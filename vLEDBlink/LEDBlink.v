==> flow/design.v <==
`timescale 1ns / 1ps
module Counter(
	 input rst,
    input clk,
    input [7:0] sw,
    output [7:0] led
    );
reg [31:0] count;
initial count = 32'b0;
assign led[7:0] = count[31:24];
always @(posedge clk) 
begin
	if(~rst)
		count <= count + sw;
	else
		count <= 0;
end
endmodule
=== Reports on Counter ===
What the tools print for Counter, step after step.
Lines are those of the file above, counted from 1.
Not given: -

* Top: Counter
* Clock input: clk
* Cell library: sky130hd
* Library corner: tt_025C_1v80

=== Word-level counts ===
Yosys after proc, flatten, opt, wreduce and memory -nomap, before mapping. Enables and synchronous resets that opt folds into registers are not counted as muxes. Memory bits, and registers merged into a memory's read port (data or address), are not among the register bits. Print and check cells are not counted. Equal cells are merged and count once.

* Add/subtract/negate cells: 1

{| class="wikitable"
|+ Operators by type and width
! operator !! number
|-
| adder 32 x 8 -> 32 bit || 1
|}

* Register bits after elaboration: 32
* Input bits: 10
* Output and inout bits: 8
* Elaborated cells: 2

=== Depth ===
Yosys ltp: most cells in a row. Word level: on the elaborated netlist, between registers, memories and ports. Mapped: between sequential cells and ports; inverters and the memories' decode and read muxes count.

* Depth after elaboration: 1
* ABC_AREA: 1
* Mapped depth: 11
* Gate-level depth less buffers: 11

=== After synthesis ===
Yosys stat after the flow's synthesis: flattened, memories mapped to cells. It holds for the ABC_AREA given above (unset counts as 0); a run with the other value may have another netlist.
The area totals of this step are shown rounded.

{| class="wikitable"
|+ Cell types
! cell type !! number
|-
| sky130_fd_sc_hd__dfxtp_1 || 32
|-
| sky130_fd_sc_hd__nand2_1 || 97
|-
| sky130_fd_sc_hd__nor2_1 || 52
|-
| sky130_fd_sc_hd__inv_1 || 37
|-
| sky130_fd_sc_hd__nand3_1 || 27
|-
| sky130_fd_sc_hd__a21oi_1 || 22
|-
| sky130_fd_sc_hd__ha_1 || 8
|-
| sky130_fd_sc_hd__buf_4 || 8
|-
| sky130_fd_sc_hd__nand2_2 || 8
|-
| sky130_fd_sc_hd__nor3_1 || 10
|-
| sky130_fd_sc_hd__o21ai_0 || 8
|-
| sky130_fd_sc_hd__fa_1 || 1
|-
| sky130_fd_sc_hd__nand4_1 || 3
|-
| sky130_fd_sc_hd__a21boi_0 || 2
|-
| sky130_fd_sc_hd__nor2_2 || 2
|-
| sky130_fd_sc_hd__nor3b_2 || 1
|-
| sky130_fd_sc_hd__buf_2 || 2
|-
| sky130_fd_sc_hd__nand3b_1 || 1
|}

Not listed: further types 3, cells in them 3.

* Cell count: 324
* Synthesis area: 2,000 sq um
* Sequential area: 641 sq um
* Flip-flop cells: 32
* Buffer cells: 10

=== Worst setup path after synthesis ===
OpenSTA on the mapped netlist: ideal clock, no wires. The path of least setup slack (recovery checks aside). Input and output delay are each 20% of the period. Register names are those of the netlist, which keeps one name where synthesis merged equal registers.

* Kind: in2reg
* Start: in sw[0]
* End: reg count[14]
* Period: 2.38 ns
* External input delay: 0.476 ns
* Arrival: 1.714 ns
* Setup slack: 0.549 ns
* Delay of the path: 1.355 ns
* Stages: 10
* Path buffers: 0
* Synthesis period reached: 1.831 ns

"delay of the path" = arrival - input delay + setup time.
"stages": output pins that drive a net of the path, with the launching flip-flop's if there is one; two outputs of one cell count as two.
"synthesis period reached" = period - worst setup slack (recovery checks aside). The figure is calculated, with input and output delays left at 20% of the set period.
The rows between start and end are the longest chain of elaborated cells between them; the timing report does not say that the signal goes this way. Where chains are equally long, one stands for them.
A line is the first line of the expression or statement that the cell stems from. Yosys adds cells for indexed reads and writes and turns some case tables into memories.

* Cells stage by stage: sky130_fd_sc_hd__ha_1 -> sky130_fd_sc_hd__fa_1 -> sky130_fd_sc_hd__nand2_1 -> sky130_fd_sc_hd__nand3_1 -> sky130_fd_sc_hd__nand3_1 -> sky130_fd_sc_hd__nand2_1 -> sky130_fd_sc_hd__nand2_1 -> sky130_fd_sc_hd__nand2_1 -> sky130_fd_sc_hd__o21ai_0 -> sky130_fd_sc_hd__nor2_1
* Cells in the longest elaborated chain: 1
* Elaborated cells between the ends (all ways): 1
* Source lines of those cells: 1
* Classes of those cells: add/sub (1)

{| class="wikitable"
|+ RTL lines, path after synthesis
! what !! line !! RTL
|-
| start, declared || 5 || <nowiki>input [7:0] sw,</nowiki>
|-
| adder 32 x 8 -> 32 bit || 14 || <nowiki>count <= count + sw;</nowiki>
|-
| end, assigned || 14 ||
|-
| end, assigned || 16 || <nowiki>count <= 0;</nowiki>
|-
| end, declared || 8 || <nowiki>reg [31:0] count;</nowiki>
|}

=== Path in the finished layout ===
From the final timing report of flow run 1: the path of least setup slack in the routed layout; clock arrival at registers is part of the times.

* Kind: in2reg
* Start: in sw[0]
* End: reg count[18]
* Period: 2.16 ns
* External input delay: 0.43 ns
* Arrival: 2.19 ns
* Setup slack: 0.13 ns
* Stages: 11
* Path buffers: 1

The rows between start and end are the longest chain of elaborated cells between them; the timing report does not say that the signal goes this way. Where chains are equally long, one stands for them.

* Cells stage by stage: sky130_fd_sc_hd__clkdlybuf4s50_1 -> sky130_fd_sc_hd__ha_1 -> sky130_fd_sc_hd__fa_2 -> sky130_fd_sc_hd__nand2_2 -> sky130_fd_sc_hd__nand3_1 -> sky130_fd_sc_hd__nand3_1 -> sky130_fd_sc_hd__nand2_1 -> sky130_fd_sc_hd__nand2_1 -> sky130_fd_sc_hd__nand2_2 -> sky130_fd_sc_hd__a21oi_1 -> sky130_fd_sc_hd__nor2_1
* Cells in the longest elaborated chain: 1
* Elaborated cells between the ends (all ways): 1
* Source lines of those cells: 1
* Classes of those cells: add/sub (1)

{| class="wikitable"
|+ RTL lines, path post-layout
! what !! line !! RTL
|-
| start, declared || 5 || <nowiki>input [7:0] sw,</nowiki>
|-
| adder 32 x 8 -> 32 bit || 14 || <nowiki>count <= count + sw;</nowiki>
|-
| end, assigned || 14 ||
|-
| end, assigned || 16 || <nowiki>count <= 0;</nowiki>
|-
| end, declared || 8 || <nowiki>reg [31:0] count;</nowiki>
|}

2 stored runs of Counter in the flow (synthesis by Yosys, layout by OpenROAD, sky130hd cells), in arbitrary order. Constraints: input delay and output delay 20% of the set period each, output load 0.01 pF.
"reached clock period" = clock period - worst setup slack. The figure is calculated, with input and output delays left at 20% of the set period.
"critical path time": the worst setup path's part of the clock period (all of it between registers, 20% less for each end at a port) less its slack. A launch clock that arrives late makes it longer, a capture clock that arrives late makes it shorter.
"power" is the tool's figure for a default switching activity; nothing was simulated.
Measured values are rounded.

=== Flow run 1 ===
{| class="wikitable"
! Setting !! Value
|-
| period_ns || 2.16
|-
| CORE_UTILIZATION || 27
|-
| PLACE_DENSITY || 0.66
|-
| CORE_ASPECT_RATIO || 0.61
|-
| TNS_END_PERCENT || 100
|-
| ABC_AREA || 1
|-
| CTS_CLUSTER_DIAMETER || 351
|-
| CAP_MARGIN || 35
|-
| MIN_ROUTING_LAYER || met1
|-
| MAX_ROUTING_LAYER || met4
|-
| CORE_MARGIN || 2
|-
| SLEW_MARGIN || 20
|-
! Result !! Value
|-
| Power || 1.74 mW
|-
| Die area || 8,130 sq um
|-
| Utilization in the final report || 0.339
|-
| Reached clock period || 2.025 ns
|-
| Setup slack of the critical path || 0.135 ns
|-
| Post-route worst hold slack || 0.490 ns
|-
| Final setup TNS || 0.000 ns
|-
| Post-synthesis cell area || 2,000 sq um
|-
| Critical path time || 1.59 ns
|-
| Worst setup path kind || in2reg
|}

=== Flow run 2 ===
{| class="wikitable"
! Setting !! Value
|-
| period_ns || 3.8
|-
| CORE_UTILIZATION || 65
|-
| SETUP_SLACK_MARGIN || -0.18
|-
| PLACE_DENSITY_LB_ADDON || 0.14
|-
| HOLD_SLACK_MARGIN || -0.1
|-
| CORE_MARGIN || 8
|-
| CELL_PAD_IN_SITES_DETAIL_PLACEMENT || 2
|-
| TNS_END_PERCENT || 45
|-
| GPL_TIMING_DRIVEN || 0
|-
| GPL_ROUTABILITY_DRIVEN || 1
|-
| CTS_CLUSTER_SIZE || 89
|-
| SLEW_MARGIN || 5
|-
| MIN_ROUTING_LAYER || met1
|-
| CAP_MARGIN || 20
|}
Incomplete, placement halted on DPL-0033.
