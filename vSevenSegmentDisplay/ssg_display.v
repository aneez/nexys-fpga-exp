==> flow/design.v <==
`timescale 1ns / 1ps
module clkEnable_gen
	#(parameter DES_CLOCK = 1000,
	parameter SYS_CLOCK = 5000000) 
	(
    output reg enable,
    input clock,
	 input greset
    );
	 reg [31:0]count;
	 reg lreset;
	 wire rst;
	 initial count =31'b1;
	 initial lreset = 1;
	 initial enable = 0;
	 assign rst = greset | lreset;
	 always @(posedge clock)
	 begin
		if(rst)
			count <= 1;
		else
			count <= count+1;
	 end
	 always @*
	 begin
		if(count==DES_CLOCK)
		begin
			enable = 1;
			lreset = 1;
		end
		else
		begin
			enable = 0;
			lreset =0;
		end
	 end
endmodule
`timescale 1ns / 1ps
module ssg_display(
	 input clk,
	 input greset,
	 output [7:0] sseg_cathode,
	 output [3:0] sseg_anode
    );
	 wire dp;
	 assign dp = 1;
	 wire clkEnable_100Hz,clkEnable_25Hz;
	 clkEnable_gen #(.DES_CLOCK(250000)) Clock_100Hz (
		.enable(clkEnable_100Hz), 
		.clock(clk),
		.greset(greset));
	clkEnable_gen #(.DES_CLOCK(6000000)) Clock_25Hz (
		.enable(clkEnable_25Hz), 
		.clock(clk),
		.greset(greset));
	 wire [15:0] BCDCount;
	 vCounter4DigitBCD BCDCounter_4Dig(.enable(clkEnable_25Hz),
		.clk(clk),
		.count(BCDCount),
		.grst(greset)
		);
	reg [1:0] cnt;
	initial cnt = 2'b0;
	always @(posedge clk)
	begin
		if (clkEnable_100Hz)
			cnt = cnt + 1;
		else
			cnt = cnt;
	end
	wire [3:0] hex_in;
	assign sseg_anode = (cnt == 2'b00)? 4'b0111 : ( cnt==2'b01 )? 4'b1011:( cnt==2'b10 )?4'b1101 : 4'b1110;
	assign hex_in = ( cnt == 0 )? BCDCount[15:12] : ( cnt == 1 )? BCDCount[11:8] : ( cnt == 2 )? BCDCount[7:4] : BCDCount[3:0];
	hex_to_sseg hexToSSEG(
		.hex(hex_in),
		.dp(dp),
		.sseg(sseg_cathode)
		);
endmodule
`timescale 1ns / 1ps
module vCounter(
	 input enable,
    input clk,
    output reg [3:0] count,
	 output carryout,
	 input grst
    );
	initial count = 3'b0;
	always@(posedge clk)
	begin
	if(grst)
		count <= 0;
	else if(enable)
		begin
			if(carryout)
				count <= 0;
			else
				count <= count+1;
		end
	else
		count <= count;		
	end
	assign carryout = count[3]&count[0];  
endmodule
`timescale 1ns / 1ps
module vCounter4DigitBCD(
    input clk,
    output [15:0]count,
    input enable,
	 output cout,
	 input grst
    );
	wire [3:0]w0,w1,w2,w3;
	wire c_out0,c_out1,c_out2;
	wire rco0,rco1,rco2,rco3;
	assign rco0 = enable;
	assign rco1 = rco0 & c_out0;
	assign rco2 = rco1 & c_out1;
	assign rco3 = rco2 & c_out2;
	vCounter counterDigit0(
		.enable(rco0),
		.carryout(c_out0),
		.clk(clk), 
		.count(w0),
		.grst(grst)
	);
	vCounter counterDigit1(
		.enable(rco1),
		.carryout(c_out1),
		.clk(clk), 
		.count(w1),
		.grst(grst)
	);
	vCounter counterDigit2(
		.enable(rco2),
		.carryout(c_out2),
		.clk(clk), 
		.count(w2),
		.grst(grst)
	);
	vCounter counterDigit3(
		.enable(rco3),
		.carryout(cout),
		.clk(clk), 
		.count(w3),
		.grst(grst)
	);
	assign count = {w3,w2,w1,w0};
endmodule
`timescale 1ns / 1ps
module hex_to_sseg(
    input wire[3:0] hex,
    output reg[7:0] sseg,  
	 input dp
	 );
	 always @*
	 begin
		case(hex)
			4'h0: sseg[6:0] = 7'b0000001;
			4'h1: sseg[6:0] = 7'b1001111;
			4'h2: sseg[6:0] = 7'b0010010;
			4'h3: sseg[6:0] = 7'b0000110;
			4'h4: sseg[6:0] = 7'b1001100;
			4'h5: sseg[6:0] = 7'b0100100;
			4'h6: sseg[6:0] = 7'b0100000;
			4'h7: sseg[6:0] = 7'b0001111;
			4'h8: sseg[6:0] = 7'b0000000;
			4'h9: sseg[6:0] = 7'b0000100;
			4'ha: sseg[6:0] = 7'b0000010;
			4'hb: sseg[6:0] = 7'b1100000;
			4'hc: sseg[6:0] = 7'b0110001;
			4'hd: sseg[6:0] = 7'b1000010;
			4'he: sseg[6:0] = 7'b0010000;
			4'hf: sseg[6:0] = 7'b0111000;
			default: sseg[6:0] = 7'b111111; 
	 endcase
	 sseg[7] = dp;
	 end
endmodule
======== Step by step through the tools: ssg_display ========
The steps from the RTL of ssg_display to its reports follow in flow order.
Line numbers count from 1 in the design file above.
Cell names lack the library's common part.
The mark -- stands for no value.
set-up
  design top .............................. ssg_display
  clock input ............................. clk
  cell library ............................ sky130hd
  library corner .......................... tt_025C_1v80

======== After elaboration ========
Source: Yosys, flattened and elaborated, memories not mapped. Widths are those after wreduce; folded enables and synchronous resets count as part of the registers. Registers that Yosys merges into a memory's read port (data or address) are not register bits. Print and check cells do not count. Equal cells are merged and count once.
Memory sizes are those after Yosys's memory passes, which may raise the word count (mostly to a power of two), join words into wider ones and drop unused or constant bits.
cells by class
  add/subtract/negate cells ............... 7
  multipliers ............................. 0
  divide/modulo/power cells ............... 0
  $lt $le $gt $ge ......................... 0
  equal/unequal tests ..................... 4
  shift-type cells ........................ 0
  mux-type cells .......................... 12
  bitwise gates (word level) .............. 9
  reduce/logical cells .................... 1
operators with widths
  operator                                        number
  adder 32 x 1 -> 32 bit with constant B          2
  equality test 32 x 18 -> 1 bit with constant B  1
  equality test 32 x 23 -> 1 bit with constant B  1
  2-to-1 mux 4 bit                                8
  adder 4 x 1 -> 4 bit with constant B            4
  bitwise AND 1 bit                               7
  2-to-1 mux 3 bit                                1
  bitwise OR 1 bit                                2
  adder 2 x 1 -> 2 bit with constant B            1
  equality test 2 x 1 -> 1 bit with constant B    1
  equality test 2 bit with constant B             1
  zero test 2 bit                                 1
  2-to-1 mux 2 bit                                1
  2-to-1 mux 1 bit                                2
bit counts
  register bits after elaboration ......... 82
  bits in latches ......................... 0
  bits in writable memories ............... 0
  memory bits (read-only) ................. 112
  clocked read ports x word width ......... 0
  memories ................................ 1
  input port bits ......................... 2
  word-level cells ........................ 41
memories
  memory            depth  bits a word  read ports  write ports  RTL line  text
  (name not given)  16     7            1           0            158       case(hex)

======== Longest topological paths ========
Longest topological path by Yosys (ltp), each cell counted once; first at word level (registers and memories cut), then after technology mapping (sequential cells cut; the memories' decode and read muxes count).
logic depth
  depth after elaboration ................. 5
  ABC_AREA ................................ 1
  mapped depth ............................ 13
  gate-level depth less buffers ........... 12

======== Netlist ========
The flow's flattened synthesis, as Yosys stat reports it; memories are mapped. The netlist is that of the ABC_AREA named above (0 if unset); the other value can give another one.
cell types
  cell type  number
  dfxtp_1    80
  nand2_1    178
  nor2_1     118
  inv_1      115
  nand3_1    53
  ha_1       20
  a21oi_1    47
  nand4_1    37
  nor3_1     35
  xor2_1     12
  o21ai_0    20
  xnor2_1    8
  or2_2      10
  edfxtp_1   2
  nor2_4     4
  buf_2      7
  buf_6      3
  nor3b_1    4
Other cell types: 20; their cells: 32.
mapped netlist
  cell count .............................. 785
  chip area (Yosys) ....................... 5089.9 µm²
  area of sequential cells ................ 1661.6 µm²
  flip-flop cells ......................... 82
  buffer cells ............................ 12

======== Worst setup path after synthesis ========
Path of least setup slack by OpenSTA after synthesis, without wires, with an ideal clock, recovery checks aside; 20% of the period is set as input and as output delay. Where synthesis merged equal registers, the netlist keeps one of their names.
timing post-synthesis
  kind .................................... register to output
  start ................................... register cnt[0]
  end ..................................... output port sseg_cathode[4]
  period .................................. 3.54 ns
  external output delay ................... 0.708 ns
  arrival time ............................ 2.277 ns
  path slack .............................. 0.555 ns
  path delay .............................. 2.277 ns
  driving pins on the path ................ 10
  path buffers ............................ 1
  synthesis period reached ................ 2.985 ns
"path delay" = arrival - input delay + setup time.
At an output port there is no setup time.
"driving pins on the path": output pins that drive a net of the path, with the launching flip-flop's if there is one; two outputs of one cell count as two.
"synthesis period reached" = period - worst setup slack (recovery checks aside). The figure is calculated, with input and output delays left at 20% of the set period.
Between the ends stands the longest chain of elaborated cells between them, by number of cells; it is not shown to be the way that was timed. Of several equally long chains one is given.
A line is the first line of the expression or statement that the cell stems from. Yosys adds cells for indexed reads and writes and turns some case tables into memories.
A memory read counts as a cell of the chain, while the word-level depth stops at memories.
between the ends, post-synthesis
  path through ............................ edfxtp_1 inv_1 ha_1 buf_2 inv_1 o21ai_0 inv_1 ha_1 or2_2 o21ai_0
  cells in the longest elaborated chain ... 5
  elaborated cells between the ends (all ways) .. 7
  classes of those cells .................. eq/ne: 2; mux: 3; reduce/logical: 1; memory: 1
RTL lines, path post-synthesis
  item                           RTL line  text
  start, declared                62        reg [1:0] cnt;
  start, assigned                67        cnt = cnt + 1;
  start, assigned                69        cnt = cnt;
  equality test 2 bit            73        assign hex_in = ( cnt == 0 )? BCDCount[15:12] : ( cnt == 1 )? BCDCount[11:8] : ( cnt == 2 )? BCDCount[7:4] : B ...
  2-to-1 mux 4 bit (3 in a row)  73
  memory read (16 x 7 bit)       158       case(hex)
  end, declared                  42        output [7:0] sseg_cathode,

======== Timing after layout ========
From the final timing report of flow run 1: the path of least setup slack in the routed layout; clock arrival at registers is part of the times.
timing after layout
  kind .................................... register to output
  start ................................... register cnt[0]
  end ..................................... output port sseg_cathode[2]
  period .................................. 3.52 ns
  external output delay ................... 0.70 ns
  arrival time ............................ 2.57 ns
  path slack .............................. 0.25 ns
  driving pins on the path ................ 12
  path buffers ............................ 2
Between the ends stands the longest chain of elaborated cells between them, by number of cells; it is not shown to be the way that was timed. Of several equally long chains one is given.
A memory read counts as a cell of the chain, while the word-level depth stops at memories.
between the ends, after layout
  path through ............................ edfxtp_1 ha_2 inv_1 o211ai_1 nand2_1 o21ai_1 buf_4 ha_1 nand2_1 o21ai_0 o21ai_1 clkdlybuf4s50_1
  cells in the longest elaborated chain ... 5
  elaborated cells between the ends (all ways) .. 7
  classes of those cells .................. eq/ne: 2; mux: 3; reduce/logical: 1; memory: 1
RTL lines, path after layout
  item                           RTL line  text
  start, declared                62        reg [1:0] cnt;
  start, assigned                67        cnt = cnt + 1;
  start, assigned                69        cnt = cnt;
  equality test 2 bit            73        assign hex_in = ( cnt == 0 )? BCDCount[15:12] : ( cnt == 1 )? BCDCount[11:8] : ( cnt == 2 )? BCDCount[7:4] : B ...
  2-to-1 mux 4 bit (3 in a row)  73
  memory read (16 x 7 bit)       158       case(hex)
  end, declared                  42        output [7:0] sseg_cathode,

FLOW RESULTS
============

Below are 2 stored runs of the flow (Yosys, OpenROAD; platform sky130hd) on ssg_display, each with its settings and what was measured, unordered. Constraints: input delay and output delay 20% of the set period each, output load 0.01 pF.
"achieved clock period (ns)" means the clock period less the worst setup slack. The figure is calculated, with input and output delays left at 20% of the set period.
"worst setup path time (ns)" is the time allowed to the run's worst setup path (the clock period less input and output delay, where it has them) less its slack. Clock arrival times count: a late capture clock shortens it, a late launch clock lengthens it.
"finish__power__total" is the tool's figure for a default switching activity; nothing was simulated.

Flow files of flow run 1
==> flow/run.sh <==
#!/bin/bash
# the make line also repeats the synthesis and layout settings of config.mk as NAME=value (left out here)
make -C /OpenROAD-flow-scripts/flow DESIGN_CONFIG=/design/flow/config.mk WORK_HOME=/design/flow/orfs CLKGATE_MAP_FILE= finish
==> flow/config.mk <==
export PLATFORM = sky130hd
export DESIGN_NAME = ssg_display
export DESIGN_NICKNAME = ssg_display
export VERILOG_FILES = /design/flow/design.v
export SDC_FILE = /design/flow/constraint.sdc
export NUM_CORES = 4
export LEC_CHECK = 0
export ABC_AREA = 1
export CAP_MARGIN = 20
export CELL_PAD_IN_SITES_GLOBAL_PLACEMENT = 0
export CORE_MARGIN = 2
export CORE_UTILIZATION = 44
export MAX_ROUTING_LAYER = met4
export PLACE_DENSITY_LB_ADDON = 0.0
export SLEW_MARGIN = 35
==> flow/constraint.sdc <==
create_clock -name core_clock -period 3.52 [get_ports {clk}]
set_input_delay 0.7040 -clock core_clock [delete_from_list [all_inputs] [get_ports {clk}]]
set_output_delay 0.7040 -clock core_clock [all_outputs]
set_load 0.01 [all_outputs]

report of flow run 1
yosys chip area after synthesis (um^2): 5089.9
finish__design__die__area: 12444.5
finish__design__instance__area__stdcell: 5703.0
finish__design__instance__utilization: 0.5016
finish__timing__setup__ws: 0.247
finish__timing__setup__tns: 0.000
finish__timing__hold__ws: 0.446
finish__power__total: 1.892e-03
achieved clock period (ns): 3.273
worst setup path time (ns): 2.57
worst setup path kind: register to output

Flow files of flow run 2
==> flow/run.sh <==
#!/bin/bash
# the make line also repeats the synthesis and layout settings of config.mk as NAME=value (left out here)
make -C /OpenROAD-flow-scripts/flow DESIGN_CONFIG=/design/flow/config.mk WORK_HOME=/design/flow/orfs CLKGATE_MAP_FILE= finish
==> flow/config.mk <==
export PLATFORM = sky130hd
export DESIGN_NAME = ssg_display
export DESIGN_NICKNAME = ssg_display
export VERILOG_FILES = /design/flow/design.v
export SDC_FILE = /design/flow/constraint.sdc
export NUM_CORES = 4
export LEC_CHECK = 0
export CAP_MARGIN = 15
export CORE_MARGIN = 8
export CORE_UTILIZATION = 50
export CTS_CLUSTER_SIZE = 80
export GPL_ROUTABILITY_DRIVEN = 0
export MIN_ROUTING_LAYER = met2
export PLACE_DENSITY_LB_ADDON = 0.15
export SLEW_MARGIN = 20
==> flow/constraint.sdc <==
create_clock -name core_clock -period 3.87 [get_ports {clk}]
set_input_delay 0.7740 -clock core_clock [delete_from_list [all_inputs] [get_ports {clk}]]
set_output_delay 0.7740 -clock core_clock [all_outputs]
set_load 0.01 [all_outputs]

report of flow run 2
yosys chip area after synthesis (um^2): 4299.1
finish__design__die__area: 11821.1
finish__design__instance__area__stdcell: 4763.3
finish__design__instance__utilization: 0.5599
finish__timing__setup__ws: 0.135
finish__timing__setup__tns: 0.000
finish__timing__hold__ws: 0.500
finish__power__total: 1.598e-03
achieved clock period (ns): 3.735
worst setup path time (ns): 2.96
worst setup path kind: register to output
